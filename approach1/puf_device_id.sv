==> flow/design.v <==
module puf_device_id (
    input  logic        clock,
    input  logic        reset,
    input  logic        enroll,          
    input  logic        read_id,         
    output logic        ready,           
    output logic        valid,           
    output logic        enrolled_flag,   
    output logic [127:0] device_id       
);
    typedef enum logic [1:0] {
        IDLE,
        ENROLLING,
        READING,
        DONE
    } state_t;
    state_t state, next_state;
    logic [127:0] device_id_reg;
    logic enrolled;
    logic [127:0] puf_measurement;
    logic [7:0] measure_count;
    localparam logic [127:0] DEVICE_CHARACTERISTICS = {
        32'hABCD1234, 32'h5678EFAB, 32'hDEADC0DE, 32'hBEEFF00D
    };
    localparam logic [127:0] LAYOUT_ENTROPY = {
        32'h13579BDF, 32'h2468ACE0, 32'hFEDCBA98, 32'h76543210
    };
    logic [31:0] lfsr;
    always_ff @(posedge clock or posedge reset) begin
        if (reset) begin
            lfsr <= 32'h12345678;
        end else begin
            lfsr <= {lfsr[30:0], lfsr[31] ^ lfsr[21] ^ lfsr[1] ^ lfsr[0]};
        end
    end
    always_ff @(posedge clock or posedge reset) begin
        if (reset) begin
            state <= IDLE;
        end else begin
            state <= next_state;
        end
    end
    always_comb begin
        next_state = state;
        case (state)
            IDLE: begin
                if (enroll && !enrolled) begin
                    next_state = ENROLLING;
                end else if (read_id && enrolled) begin
                    next_state = READING;
                end
            end
            ENROLLING: begin
                if (measure_count >= 8'd32) begin
                    next_state = DONE;
                end
            end
            READING: begin
                next_state = DONE;
            end
            DONE: begin
                next_state = IDLE;
            end
        endcase
    end
    always_ff @(posedge clock or posedge reset) begin
        if (reset) begin
            measure_count <= 8'd0;
        end else begin
            if (state == ENROLLING) begin
                measure_count <= measure_count + 8'd1;
            end else begin
                measure_count <= 8'd0;
            end
        end
    end
    always_ff @(posedge clock or posedge reset) begin
        if (reset) begin
            puf_measurement <= 128'h0;
        end else begin
            if (state == ENROLLING) begin
                logic [127:0] current_sample;
                current_sample = DEVICE_CHARACTERISTICS ^ 
                                (LAYOUT_ENTROPY & {4{lfsr}}) ^
                                ({96'h0, lfsr} >> measure_count[4:0]);
                if (measure_count == 8'd0) begin
                    puf_measurement <= current_sample;
                end else begin
                    for (int i = 0; i < 128; i++) begin
                        if (current_sample[i] == puf_measurement[i]) begin
                            puf_measurement[i] <= current_sample[i];
                        end
                    end
                end
            end
        end
    end
    always_ff @(posedge clock or posedge reset) begin
        if (reset) begin
            device_id_reg <= 128'h0;
            enrolled <= 1'b0;
        end else begin
            if (state == ENROLLING && measure_count >= 8'd31 && !enrolled) begin
                logic [127:0] mixed_id;
                mixed_id[127:96] = puf_measurement[127:96] ^ puf_measurement[63:32];
                mixed_id[95:64]  = puf_measurement[95:64] ^ puf_measurement[31:0];
                mixed_id[63:32]  = puf_measurement[63:32] ^ puf_measurement[127:96];
                mixed_id[31:0]   = puf_measurement[31:0] ^ puf_measurement[95:64];
                device_id_reg <= mixed_id;
                enrolled <= 1'b1;
            end
        end
    end
    always_comb begin
        ready = (state == IDLE);
        valid = (state == DONE);
        enrolled_flag = enrolled;
        device_id = device_id_reg;
    end
endmodule
==> From RTL to reports: puf_device_id <==
The steps from the RTL of puf_device_id to its reports follow in flow order.
Lines are those of the file above, counted from 1.
Operators: Yosys type, input widths -> output width; for muxes data width and select width s.
Cell names lack the library's common part.
{ "design": {"design": "puf_device_id", "clock_port": "clock", "lib": "sky130hd", "lib_corner": "tt_025C_1v80"} }

==> Word-level counts <==
Source: Yosys, flattened and elaborated, memories not mapped. Widths are those after wreduce. Registers that Yosys merges into a memory's read port (data or address) are not register bits. Print and check cells do not count. Equal cells are merged and count once.
{ "classes": {"muxes": 261, "shifts": 1, "compare": 2, "n_addsub": 1, "n_eq": 133, "logic": 7, "n_reduce_logical": 264} }
{ "ops": {"columns": ["op", "count"], "rows": [
  ["$reduce_and 2->1", 129],
  ["$reduce_bool 2->1", 128],
  ["$mux 1", 256],
  ["$eq 1x1->1", 128],
  ["$xor 128x128->128", 1],
  ["$shr 32x5->128", 1],
  ["$not 71->74", 1],
  ["$xor 32x32->32", 2],
  ["$add 8x1->8 const B", 1],
  ["$ge 8x5->1 const B", 1],
  ["$ge 8x6->1 const B", 1],
  ["$logic_not 8->1", 1],
  ["$pmux 2 s4", 1],
  ["$mux 8", 1],
  ["$mux 2", 3],
  ["$logic_and 1x1->1", 4],
  ["$eq 2x2->1 const B", 2],
  ["$xor 1x1->1", 3],
  ["$ne 3x3->1 const B", 1],
  ["$eq 2x1->1 const B", 1],
  ["$ne 2x2->1 const B", 1],
  ["$logic_not 2->1", 1],
  ["$logic_not 1->1", 1]
]} }
{ "bits": {"in_bits": 4, "wordCells": 802, "out_inout_bits": 131, "ff_bits": 299} }

==> Logic depth <==
Depth = most cells in a row (Yosys ltp): at word level without a register or memory, in the mapped netlist without a sequential cell, where the memories' decode and read muxes count.
{ "logic_depth": {"ltp_word": 5, "ABC_AREA": 0, "ltp_mapped": 10, "depth_no_buf": 6} }

==> Netlist <==
Yosys stat after the flow's synthesis: flattened, memories mapped to cells. It holds for the ABC_AREA given above (unset counts as 0); a run with the other value may have another netlist.
{ "types": {"columns": ["cell_type", "count"], "rows": [
  ["dfrtp_1", 200],
  ["buf_4", 66],
  ["xnor2_1", 55],
  ["nand2_1", 119],
  ["dfstp_2", 14],
  ["a21oi_1", 59],
  ["nor2_1", 76],
  ["mux2_2", 25],
  ["mux2i_1", 28],
  ["mux4_2", 12],
  ["o21ai_0", 45],
  ["nand2b_1", 22],
  ["clkbuf_1", 24],
  ["mux4_1", 3],
  ["and2_1", 10],
  ["buf_2", 12],
  ["a21o_1", 5],
  ["o21a_1", 5]
]} }
Other cell types: 33; their cells: 67.
{ "synth_totals": {"synth_area_um2": 9421.5, "mapped_cells": 847, "n_buf": 111, "ff_cells": 214, "seq_area_um2": 5372.7} }

==> Timing after synthesis <==
Path of least setup slack by OpenSTA after synthesis, without wires, with an ideal clock, recovery checks aside; 20% of the period is set as input and as output delay. Where synthesis merged equal registers, the netlist keeps one of their names.
{ "synth_timing": {"path_kind": "reg2reg", "start": "reg measure_count[0]", "end": "reg puf_measurement[27]", "arrival_time_ps": 2090, "required_ps": 2754, "stages": 11, "path_buffers": 5, "path_delay_ps": 2226, "t_first_pin_ps": 0, "period_ps": 2890, "path_slack_ps": 664, "period_less_setup_slack_ps": 2226} }
"path_delay_ps" is the arrival time less input delay plus setup time.
"stages": output pins that drive a net of the path, with the launching flip-flop's if there is one; two outputs of one cell count as two.
"period_less_setup_slack_ps" is the clock period less the worst setup slack; recovery checks do not enter. This is arithmetic on one report: input and output delays are still those of the set period (20% each).
The rows between start and end are the longest chain of elaborated cells between them; the timing report does not say that the signal goes this way. Where chains are equally long, one stands for them.
Each line given opens the expression or statement behind the cell; cells for indexed reads and writes are added by Yosys, which also makes memories of some case tables.
A register here has more assigning lines than the two given.
{ "synth_via": {"path_cell_list": "dfrtp_1 -> buf_6 -> inv_1 -> buf_4 -> clkbuf_1 -> ha_1 -> nand4_1 -> clkbuf_1 -> buf_1 -> nand2_1 -> o21ai_0", "elab_chain_len": 5, "cone_cells": 8, "cone_lines": 4, "cone_classes": "eq/ne (1); shift (1); mux (2); logic (1); reduce/logical (3)"} }
{ "synth_rtl": {"columns": ["item", "line", "source"], "rows": [
  ["start, declared", 21, "logic [7:0] measure_count;"],
  ["start, assigned", 68, "measure_count <= 8'd0;"],
  ["start, assigned", 71, "measure_count <= measure_count + 8'd1;"],
  ["$shr 32x5->128", 85, "({96'h0, lfsr} >> measure_count[4:0]);"],
  ["$xor 128x128->128", 83, "current_sample = DEVICE_CHARACTERISTICS ^"],
  ["$eq 1x1->1", 90, "if (current_sample[i] == puf_measurement[i]) begin"],
  ["$mux 1", 90, null],
  ["$mux 1", 86, "if (measure_count == 8'd0) begin"],
  ["end, assigned", 87, "puf_measurement <= current_sample;"],
  ["end, assigned", 91, "puf_measurement[i] <= current_sample[i];"],
  ["end, declared", 20, "logic [127:0] puf_measurement;"]
]} }

==> Path in the finished layout <==
From the final timing report of flow run 1: the path of least setup slack in the routed layout; clock arrival at registers is part of the times.
The report prints the path's times to 10 ps; the period is as set.
{ "layout_timing": {"path_kind": "reg2reg", "start": "reg measure_count[1]", "end": "reg puf_measurement[9]", "path_buffers": 2, "t_first_pin_ps": 510, "arrival_time_ps": 2430, "path_slack_ps": -730, "required_ps": 1690, "period_ps": 1300, "stages": 8} }
The rows between start and end are the longest chain of elaborated cells between them; the timing report does not say that the signal goes this way. Where chains are equally long, one stands for them.
A register here has more assigning lines than the two given.
{ "layout_via": {"path_cell_list": "dfrtp_2 -> buf_12 -> buf_4 -> mux2i_1 -> mux4_2 -> o22ai_2 -> nor2_1 -> a221o_1", "elab_chain_len": 5, "cone_cells": 8, "cone_lines": 4, "cone_classes": "eq/ne (1); shift (1); mux (2); logic (1); reduce/logical (3)"} }
{ "layout_rtl": {"columns": ["item", "line", "source"], "rows": [
  ["start, declared", 21, "logic [7:0] measure_count;"],
  ["start, assigned", 68, "measure_count <= 8'd0;"],
  ["start, assigned", 71, "measure_count <= measure_count + 8'd1;"],
  ["$shr 32x5->128", 85, "({96'h0, lfsr} >> measure_count[4:0]);"],
  ["$xor 128x128->128", 83, "current_sample = DEVICE_CHARACTERISTICS ^"],
  ["$eq 1x1->1", 90, "if (current_sample[i] == puf_measurement[i]) begin"],
  ["$mux 1", 90, null],
  ["$mux 1", 86, "if (measure_count == 8'd0) begin"],
  ["end, assigned", 87, "puf_measurement <= current_sample;"],
  ["end, assigned", 91, "puf_measurement[i] <= current_sample[i];"],
  ["end, declared", 20, "logic [127:0] puf_measurement;"]
]} }

Wiki page: puf_device_id / flow data

2 stored runs of puf_device_id in the flow (synthesis by Yosys, layout by OpenROAD, sky130hd cells), in arbitrary order. Constraints: input delay and output delay 20% of the set period each, output load 0.01 pF.
By "clock period reached" is meant the clock period of the run minus its worst setup slack. This is arithmetic on one report: input and output delays are still those of the set period (20% each).

==> flow run 1: settings <==
{ "period_ns": 1.3, "CORE_UTILIZATION": 15, "SETUP_SLACK_MARGIN": 0.18, "CORE_ASPECT_RATIO": 0.97, "ABC_AREA": 0, "CAP_MARGIN": 20, "MAX_ROUTING_LAYER": "met4", "CORE_MARGIN": 2, "SLEW_MARGIN": 20 }
==> flow run 1: results <==
standard-cell area of the final layout: 17053.9 sq um
clock period reached: 2035 ps
area inside the die boundary: 64830.8 sq um
cell area after synthesis: 9421.5 sq um
utilization after layout: 0.274
setup slack of the worst path: -735 ps

==> flow run 2: settings <==
{ "period_ns": 2.38, "CORE_UTILIZATION": 27, "SETUP_SLACK_MARGIN": 0.33, "PLACE_DENSITY_LB_ADDON": 0.3, "CORE_ASPECT_RATIO": 0.97, "CORE_MARGIN": 8, "TNS_END_PERCENT": 5, "CTS_CLUSTER_SIZE": 92, "SLEW_MARGIN": 10, "MAX_ROUTING_LAYER": "met4", "CAP_MARGIN": 20 }
==> flow run 2: results <==
standard-cell area of the final layout: 12199.2 sq um
clock period reached: 2059 ps
area inside the die boundary: 41127.9 sq um
cell area after synthesis: 9421.5 sq um
utilization after layout: 0.354
setup slack of the worst path: 321 ps
