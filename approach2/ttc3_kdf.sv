==> flow/design.v <==
module ttc3_kdf #(
    parameter int DUS_WIDTH     = 256,
    parameter int KEY_WIDTH     = 256,
    parameter int INFO_WIDTH    = 64
) (
    input  logic                   clock,
    input  logic                   reset,
    output logic                   dus_request,
    input  logic [DUS_WIDTH-1:0]   dus_secret,
    input  logic                   kdf_start,
    input  logic [INFO_WIDTH-1:0]  kdf_info,
    output logic                   kdf_done,
    output logic                   kdf_busy,
    output logic [KEY_WIDTH-1:0]   derived_key
);
    typedef enum logic [1:0] {
        ST_IDLE      = 2'b00,
        ST_REQUEST   = 2'b01,
        ST_DERIVE    = 2'b10,
        ST_ZEROIZE   = 2'b11
    } kdf_state_e;
    kdf_state_e state_q, state_d;
    logic [KEY_WIDTH-1:0] key_q;
    logic [KEY_WIDTH-1:0] key_d;
    logic [3:0]           cycle_count_q;
    logic [3:0]           cycle_count_d;
    logic [KEY_WIDTH-1:0] extended_info;
    always_comb begin
        extended_info = {{(KEY_WIDTH-INFO_WIDTH){1'b0}}, kdf_info};
    end
    always_ff @(posedge clock or posedge reset) begin
        if (reset) begin
            state_q       <= ST_IDLE;
            key_q         <= '0;
            cycle_count_q <= '0;
        end else begin
            state_q       <= state_d;
            key_q         <= key_d;
            cycle_count_q <= cycle_count_d;
        end
    end
    always_comb begin
        state_d       = state_q;
        key_d         = key_q;
        cycle_count_d = cycle_count_q;
        dus_request   = 1'b0;
        case (state_q)
            ST_IDLE: begin
                key_d         = '0;
                cycle_count_d = '0;
                if (kdf_start) begin
                    state_d = ST_REQUEST;
                end
            end
            ST_REQUEST: begin
                dus_request = 1'b1;
                state_d     = ST_DERIVE;
            end
            ST_DERIVE: begin
                if (cycle_count_q < 4'd8) begin
                    key_d = {key_q[254:0], key_q[255]} + (dus_secret ^ extended_info);
                    cycle_count_d = cycle_count_q + 1;
                end else if (cycle_count_q == 4'd8) begin
                    cycle_count_d = cycle_count_q + 1;
                end else begin
                    state_d = ST_ZEROIZE;
                end
            end
            ST_ZEROIZE: begin
                key_d   = '0;
                state_d = ST_IDLE;
            end
            default: begin
                state_d = ST_IDLE;
            end
        endcase
    end
    assign kdf_busy    = (state_q != ST_IDLE);
    assign kdf_done    = (state_q == ST_DERIVE && cycle_count_q == 4'd8);
    assign derived_key = (state_q == ST_DERIVE && cycle_count_q == 4'd8) ? key_q : '0;
endmodule
# ---- Reports on ttc3_kdf
# Tool output for the design above, in the order of the flow.
# Lines are those of the file above, counted from 1.
# Cell names lack the library's common part.
# The mark n/a stands for no value.
dict set report design {
  top_module {ttc3_kdf}
  clk_port {clock}
  library {sky130hd}
  corner {tt_025C_1v80}
}

# ---- After elaboration
# Source: Yosys, flattened and elaborated, memories not mapped. Widths are those after wreduce. Registers that Yosys merges into a memory's read port (data or address) are not register bits. Print and check cells do not count. Equal cells are merged and count once.
dict set report classes {
  add_sub_neg 2
  compare 1
  equal 9
  mux 11
  logic 3
  reduce_logical 9
}
# operator n
set op_table {}
lappend op_table {{case mux 256 bit (select 2 bit)} 1}
lappend op_table {{two-way mux 256 bit} 2}
lappend op_table {{adder 256 bit} 1}
lappend op_table {{XOR 256 x 64 -> 256 bit} 1}
lappend op_table {{!= test 2 bit (second input constant)} 4}
lappend op_table {{case mux 4 bit (select 2 bit)} 1}
lappend op_table {{case mux 2 bit (select 4 bit)} 1}
lappend op_table {{two-way mux 4 bit} 2}
lappend op_table {{two-way mux 2 bit} 3}
lappend op_table {{equality test 2 bit (second input constant)} 2}
lappend op_table {{AND reduction 2 bit} 2}
lappend op_table {{OR reduction 2 bit} 2}
lappend op_table {{adder 4 x 1 -> 4 bit (second input constant)} 1}
lappend op_table {{less-than comparator 4 bit (second input constant)} 1}
lappend op_table {{equality test 4 bit (second input constant)} 1}
lappend op_table {{!= test 3 bit (second input constant)} 1}
lappend op_table {{AND reduction 3 bit} 1}
lappend op_table {{OR reduction 3 bit} 1}
lappend op_table {{NOT 1 bit} 2}
lappend op_table {{equality test 2 x 1 -> 1 bit (second input constant)} 1}
lappend op_table {{zero test 2 bit} 1}
lappend op_table {{nonzero test 2 bit} 1}
lappend op_table {{case mux 1 bit (select 2 bit)} 1}
lappend op_table {{logical AND 1 bit} 1}
dict set report word_totals {
  regBits 262
  in_bits 323
  out_inout_bits 259
  elab_cells 38
}

# ---- Depth
# Yosys ltp: most cells in a row. Word level: on the elaborated netlist, between registers, memories and ports. Mapped: between sequential cells and ports; inverters and the memories' decode and read muxes count.
dict set report depth {
  depth_word 4
  abc_area 1
  ltp_mapped 21
  ltp_nobuf 21
}

# ---- After synthesis
# Yosys stat after the flow's synthesis: flattened, memories mapped to cells. It holds for the ABC_AREA given above (unset counts as 0); a run with the other value may have another netlist.
# Totals and module areas in this step are rounded.
dict set report synth_totals {
  cells 8922
  yosys_area_mm2 0.0442
  seqArea_mm2 0.00656
  ffs 262
  buffers 82
}
# type n area_total_um2
set types {}
lappend types {nand2_1 3758 1.41E+04}
lappend types {inv_1 2243 8.42E+03}
lappend types {dfrtp_1 262 6.56E+03}
lappend types {nor2_1 966 3.63E+03}
lappend types {ha_1 287 3.59E+03}
lappend types {nand3_1 284 1.42E+03}
lappend types {a21oi_1 256 1.28E+03}
lappend types {o21ai_0 208 1.04E+03}
lappend types {nor2_2 108 675.648}
lappend types {xor2_1 66 578.054}
lappend types {o22ai_1 52 325.312}
lappend types {nand3_2 28 280.269}
lappend types {nand2_2 38 237.728}
lappend types {clkbuf_1 63 236.477}
lappend types {inv_2 55 206.448}
lappend types {nor3_1 39 195.187}
lappend types {nand4_1 28 175.168}
lappend types {and2_1 27 168.912}
# Other cell types: 24; their cells: 154.

# ---- Worst setup path after synthesis
# Source: OpenSTA report_checks on the synthesized netlist (no wires, ideal clock, input and output delay 20% of the period each), path of least setup slack; recovery checks are left aside. Register names are those of the netlist, which keeps one name where synthesis merged equal registers.
dict set report synth_timing {
  path_type {in2reg}
  start {input port kdf_info[0]}
  end {register key_q[108]}
  clock_period_ps 6290
  input_delay_ps 1258
  setup_ps 131
  t_first_pin_ps 1258
  t_arrival_ps 3193
  t_required_ps 6159
  slack_ps 2966
  delay_ps 2066
  driving_pins 14
  n_path_buf 0
  synth_period_reached_ps 3324
}
# "delay_ps" = arrival - input delay + setup time.
# "driving_pins": output pins that drive a net of the path, with the launching flip-flop's if there is one; two outputs of one cell count as two.
# "synth_period_reached_ps" = period - worst setup slack (recovery checks aside). The figure is calculated, with input and output delays left at 20% of the set period.
# The rows between start and end are the longest chain of elaborated cells between them; the timing report does not say that the signal goes this way. Where chains are equally long, one stands for them.
# Each line given opens the expression or statement behind the cell; cells for indexed reads and writes are added by Yosys, which also makes memories of some case tables.
dict set report synth_between {
  path_cell_list {xor2_1 -> ha_1 -> fa_1 -> nand3_1 -> nand3_1 -> nand3_1 -> nand3_1 -> nand3_1 -> nand3_2 -> nand3_1 -> nand2_1 -> or2_2 -> nand3_1 -> o21ai_0}
  elab_chain_len 4
  cells_between 4
  lines_between 3
  cone_classes {1 x add/sub; 2 x mux; 1 x logic}
}
# item line_no
set synth_rtl {}
lappend synth_rtl {{start: declaration} 11} ;# input  logic [INFO_WIDTH-1:0]  kdf_info,
lappend synth_rtl {{XOR 256 x 64 -> 256 bit} 61} ;# key_d = {key_q[254:0], key_q[255]} + (dus_secret ^ extended_info);
lappend synth_rtl {{adder 256 bit} 61}
lappend synth_rtl {{two-way mux 256 bit} 60} ;# if (cycle_count_q < 4'd8) begin
lappend synth_rtl {{case mux 256 bit (select 2 bit)} 47} ;# case (state_q)
lappend synth_rtl {{end: assignment} 34} ;# key_q         <= '0;
lappend synth_rtl {{end: assignment} 38} ;# key_q         <= key_d;
lappend synth_rtl {{end: declaration} 23} ;# logic [KEY_WIDTH-1:0] key_q;

# ---- Timing after layout
# From the final timing report of run 1: the path of least setup slack in the routed layout; clock arrival at registers is part of the times.
# The report prints the path's times to 10 ps; the period is as set.
dict set report layout_timing {
  path_type {in2reg}
  start {input port dus_secret[39]}
  end {register key_q[201]}
  clock_period_ps 4050
  input_delay_ps 810
  setup_ps 110
  t_first_pin_ps 810
  t_arrival_ps 4650
  t_required_ps 4620
  slack_ps -30
  driving_pins 17
  n_path_buf 2
}
# The rows between start and end are the longest chain of elaborated cells between them; the timing report does not say that the signal goes this way. Where chains are equally long, one stands for them.
dict set report layout_between {
  path_cell_list {clkdlybuf4s50_1 -> xor2_1 -> ha_1 -> nand2_1 -> nor2_1 -> nand2_1 -> nor2_1 -> buf_4 -> nand3_1 -> nand3_2 -> nand2_1 -> nand2_1 -> nand3_1 -> nand2_1 -> nand2_1 -> nand3_1 -> nand2_1}
  elab_chain_len 4
  cells_between 4
  lines_between 3
  cone_classes {1 x add/sub; 2 x mux; 1 x logic}
}
# item line_no
set layout_rtl {}
lappend layout_rtl {{start: declaration} 9} ;# input  logic [DUS_WIDTH-1:0]   dus_secret,
lappend layout_rtl {{XOR 256 x 64 -> 256 bit} 61} ;# key_d = {key_q[254:0], key_q[255]} + (dus_secret ^ extended_info);
lappend layout_rtl {{adder 256 bit} 61}
lappend layout_rtl {{two-way mux 256 bit} 60} ;# if (cycle_count_q < 4'd8) begin
lappend layout_rtl {{case mux 256 bit (select 2 bit)} 47} ;# case (state_q)
lappend layout_rtl {{end: assignment} 34} ;# key_q         <= '0;
lappend layout_rtl {{end: assignment} 38} ;# key_q         <= key_d;
lappend layout_rtl {{end: declaration} 23} ;# logic [KEY_WIDTH-1:0] key_q;

# Stored flow runs of ttc3_kdf (2 of them; Yosys, OpenROAD, sky130hd). They differ in their settings and are not a sequence. Constraints: input delay and output delay 20% of the set period each, output load 0.01 pF.
# "timing.achieved_period_ps": clock period set for the run, less the worst setup slack. It is reckoned from that one timing run; input and output delays stay at 20% of the period that was set.
# "worst_path_time_ps" is the time allowed to the run's worst setup path (the clock period less input and output delay, where it has them) less its slack. Clock arrival times count: a late capture clock shortens it, a late launch clock lengthens it.
# "total_power_mw" is the tool's figure for a default switching activity; nothing was simulated.
# "worst_path_time_ps" is given in steps of 10 ps.
# Results are given in rounded form.
run="run 1" settings period_ns=4.05 CORE_UTILIZATION=38 SETUP_SLACK_MARGIN=-0.1 HOLD_SLACK_MARGIN=0.02 CELL_PAD_IN_SITES_GLOBAL_PLACEMENT=1 CELL_PAD_IN_SITES_DETAIL_PLACEMENT=1 ABC_AREA=1 GPL_ROUTABILITY_DRIVEN=1 CTS_CLUSTER_SIZE=78 CAP_MARGIN=20 CORE_MARGIN=2 SLEW_MARGIN=20
run="run 1" results worst_path_time_ps=3270 worst_setup_path_type="in2reg" total_power_mw=43.5 dieArea_mm2=0.119 setup_worst_slack_ps=-32 synth_chip_area_mm2=0.0442 finish.utilization_pct=52.6 timing.achieved_period_ps=4082
run="run 2" settings period_ns=3.81 CORE_UTILIZATION=38 PLACE_DENSITY=0.42 CORE_MARGIN=2 CELL_PAD_IN_SITES_GLOBAL_PLACEMENT=3 CELL_PAD_IN_SITES_DETAIL_PLACEMENT=1 TNS_END_PERCENT=45 ABC_AREA=0 GPL_ROUTABILITY_DRIVEN=0 CTS_CLUSTER_DIAMETER=171 MAX_ROUTING_LAYER="met4" CAP_MARGIN=20 SLEW_MARGIN=20
run="run 2" outcome="unfinished; error GPL-0301 in placement"
